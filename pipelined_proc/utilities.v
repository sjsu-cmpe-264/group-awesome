==> flow/design.v <==
`timescale 1ns / 1ps
module clk_gen(input clk100MHz, input rst, output reg clk_sec, output reg clk_5KHz);
integer count, count1;
always@(posedge clk100MHz)
    begin
        if(rst)
        begin
            count = 0;
            count1 = 0;
            clk_sec = 0;
            clk_5KHz =0;
        end
        else
        begin
            if(count == 5)  
            begin
            clk_sec = ~clk_sec;
            count = 0;
            end
            if(count1 == 10000)
            begin
            clk_5KHz = ~clk_5KHz;
            count1 = 0;
            end
            count = count + 1;
            count1 = count1 + 1;
        end
    end
endmodule  
module debounce
(input clk, pb, output reg pb_debounced);
    localparam shift_max = (2**16)-1;
    reg [15:0] shift;
    always @ (posedge clk)
    begin
        shift[14:0] <= shift[15:1];
        shift[15] <= pb;
        if (shift == shift_max) pb_debounced <= 1'b1;
        else pb_debounced <= 1'b0;
    end
endmodule
module bcd_to_7seg(input [3:0] num, output reg [7:0] out);
always @ (num)
begin
    case (num)
        4'h0: begin out=8'b10001000; end
        4'h1: begin out=8'b11101101; end
        4'h2: begin out=8'b10100010; end
        4'h3: begin out=8'b10100100; end
        4'h4: begin out=8'b11000101; end
        4'h5: begin out=8'b10010100; end
        4'h6: begin out=8'b10010000; end
        4'h7: begin out=8'b10101101; end
        4'h8: begin out=8'b10000000; end
        4'h9: begin out=8'b10000100; end
        4'hA: begin out=8'b10100000; end
        4'hB: begin out=8'b11010000; end
        4'hC: begin out=8'b11110010; end
        4'hD: begin out=8'b11100000; end
        4'hE: begin out=8'b10010010; end
        4'hF: begin out=8'b10010011; end        
   default: begin out=8'b01111111; end
    endcase
end
endmodule
module LED_MUX (
    input wire clk,
    input wire rst,
    input wire [7:0] LED0,  
    input wire [7:0] LED1,
    input wire [7:0] LED2,
    input wire [7:0] LED3,
    input wire [7:0] LED4,
    input wire [7:0] LED5,
    input wire [7:0] LED6,
    input wire [7:0] LED7,  
    output wire [7:0] LEDSEL,
    output wire [7:0] LEDOUT
    );
reg [2:0] index;
reg [15:0] led_ctrl;
assign {LEDOUT, LEDSEL} = led_ctrl;
always@(posedge clk)
begin
    index <= (rst) ? 3'd0 : (index + 3'd1);
end    
always @(index, LED0, LED1, LED2, LED3, LED4, LED5, LED6, LED7)
begin
    case(index)
        3'd0: led_ctrl <= {8'b11111110, LED7};
        3'd1: led_ctrl <= {8'b11111101, LED6};
        3'd2: led_ctrl <= {8'b11111011, LED5};
        3'd3: led_ctrl <= {8'b11110111, LED4};
        3'd4: led_ctrl <= {8'b11101111, LED3};
        3'd5: led_ctrl <= {8'b11011111, LED2};
        3'd6: led_ctrl <= {8'b10111111, LED1};
        3'd7: led_ctrl <= {8'b01111111, LED0};
     default: led_ctrl <= {8'b11111111, 8'hFF};
    endcase
end
endmodule
# Step by step through the tools: LED_MUX
# The steps from the RTL of LED_MUX to its reports follow in flow order.
# Line numbers count from 1 in the design file above.
# Cell names lack the library's common part.
# Not given: --
[design]
top_module = "LED_MUX"
clock = "clk"
library = "sky130hd"
corner = "tt_025C_1v80"

# After elaboration
# Yosys after proc, flatten, opt, wreduce and memory -nomap, before mapping. Enables and synchronous resets that opt folds into registers are not counted as muxes. Memory bits, and registers merged into a memory's read port (data or address), are not among the register bits. Print and check cells are not counted. Equal cells are merged and count once.
[word_totals]
rom_bits = 0
register_bits = 3
word_cells = 11
input_bits = 66
output_inout_bits = 16
latchBits = 0
n_memories = 0
mem_bits_rw = 0
clocked_rd_ports_x_width = 0
[op_classes]
addsub = 1
shifts = 0
n_mul = 0
bitwise = 0
equal = 7
n_mux = 1
n_div = 0
n_reduce_logical = 1
compare = 0
[op_table]
columns = ["operator", "n"]
rows = [
  ["16-bit case mux with 8-bit select", 1],
  ["3-bit equality test with constant B", 4],
  ["3-bit by 2-bit equality test with 1-bit output with constant B", 2],
  ["3-bit by 1-bit adder with 3-bit output with constant B", 1],
  ["3-bit by 1-bit equality test with 1-bit output with constant B", 1],
  ["3-bit logical NOT", 1],
]

# Longest topological paths
# Longest topological path by Yosys (ltp), each cell counted once; first at word level (registers and memories cut), then after technology mapping (sequential cells cut; the memories' decode and read muxes count).
[depth]
depth_word = 2
ABC_AREA = 1
depth_mapped = 10
depth_no_buf = 8

# Mapped cells and area
# Source: synth_stat.txt of the flow (Yosys; design flattened, memories mapped). It holds for the ABC_AREA given above (unset counts as 0); a run with the other value may have another netlist.
# Totals and module areas in this step are rounded.
[by_type]
columns = ["cell", "n", "area_total_um2"]
rows = [
  ["nand2_1", 69, 258.998],
  ["nand3_1", 42, 210.202],
  ["nor2_1", 27, 101.347],
  ["ha_1", 7, 87.584],
  ["dfxtp_1", 3, 60.058],
  ["inv_1", 13, 48.797],
  ["buf_6", 4, 45.043],
  ["nand2_4", 3, 33.782],
  ["clkbuf_8", 2, 27.526],
  ["nand4_1", 4, 25.024],
  ["buf_4", 3, 22.522],
  ["nor2_4", 2, 22.522],
  ["nand2_2", 2, 12.512],
  ["a21oi_1", 2, 10.01],
  ["buf_2", 2, 10.01],
  ["clkinv_2", 1, 5.005],
  ["buf_1", 1, 3.754],
  ["clkbuf_1", 1, 3.754],
  ["inv_2", 1, 3.754],
]
[mapped]
ffs = 3
buf_cells = 13
yosys_area_um2 = 992.2
sequential_area_um2 = 60.1
mapped_cells = 189

# Worst setup path after synthesis
# Source: OpenSTA report_checks on the synthesized netlist (no wires, ideal clock, input and output delay 20% of the period each), path of least setup slack; recovery checks are left aside. Register names are those of the netlist, which keeps one name where synthesis merged equal registers.
[synth_timing]
kind = "reg-to-output"
startpoint = "register index[0]"
endpoint = "output port LEDSEL[2]"
t_arrival_ns = 1.461
period_ns = 2.46
slack_ns = 0.507
output_delay_ns = 0.492
path_delay_ns = 1.461
t_first_pin_ns = 0.000
driving_pins = 11
path_buffers = 2
required_time_ns = 1.968
period_less_setup_slack_ns = 1.953
# "path_delay_ns" = arrival - input delay + setup time.
# A path that ends at an output port has no setup time.
# "driving_pins" counts driving pins, that of a launching flip-flop among them; a cell with two outputs on the path counts twice.
# "period_less_setup_slack_ns" = period - worst setup slack (recovery checks aside). The figure is calculated, with input and output delays left at 20% of the set period.
# Between the ends stands the longest chain of elaborated cells between them, by number of cells; it is not shown to be the way that was timed. Of several equally long chains one is given.
# Each line given opens the expression or statement behind the cell; cells for indexed reads and writes are added by Yosys, which also makes memories of some case tables.
[synth_via]
path_cell_list = "dfxtp_1 > ha_1 > ha_1 > clkbuf_8 > clkinv_2 > nand2_4 > nor2_4 > nand2_2 > buf_6 > nand2_1 > nand2_1"
elab_chain_cells = 2
cells_between = 9
lines_between = 1
classes_between = "eq/ne (7); mux (1); reduce/logical (1)"
[synth_lines]
columns = ["item", "line", "source"]
rows = [
  ["from (decl)", 80, "reg [2:0] index;"],
  ["from (assign)", 85, "index <= (rst) ? 3'd0 : (index + 3'd1);"],
  ["3-bit equality test", 89, "case(index)"],
  ["16-bit case mux with 8-bit select", 89, ""],
  ["to (decl)", 77, "output wire [7:0] LEDSEL,"],
]
# Nets of the timed path that keep an RTL name, with a line that drives or declares them; the list need not be complete.
[synth_nets]
columns = ["net", "line"]
rows = [
  ["LEDOUT[0]", 89],
]

# Module LED_MUX, platform sky130hd: 2 stored runs of the flow (Yosys, OpenROAD) with differing settings, in no particular order. Input and output delays are each 20% of the period that was set; the output load is 0.01 pF.

[[run]]
name = "entry A"
[run.settings]
period_ns = 3.53
CORE_UTILIZATION = 57
PLACE_DENSITY_LB_ADDON = 0.16
CELL_PAD_IN_SITES_DETAIL_PLACEMENT = 0
ABC_AREA = 1
CTS_CLUSTER_SIZE = 20
SLEW_MARGIN = 15
MAX_ROUTING_LAYER = "met5"
CAP_MARGIN = 20
CORE_MARGIN = 2
[run.results]
outcome = "incomplete, placement halted on FLW-0024"

[[run]]
name = "entry B"
[run.settings]
period_ns = 4.03
CORE_UTILIZATION = 57
SETUP_SLACK_MARGIN = 0.64
PLACE_DENSITY_LB_ADDON = 0.27
CELL_PAD_IN_SITES_GLOBAL_PLACEMENT = 2
CELL_PAD_IN_SITES_DETAIL_PLACEMENT = 2
ABC_AREA = 0
GPL_TIMING_DRIVEN = 0
CTS_CLUSTER_SIZE = 37
CAP_MARGIN = 35
SLEW_MARGIN = 15
CORE_MARGIN = 2
[run.results]
outcome = "incomplete, placement halted on FLW-0024"
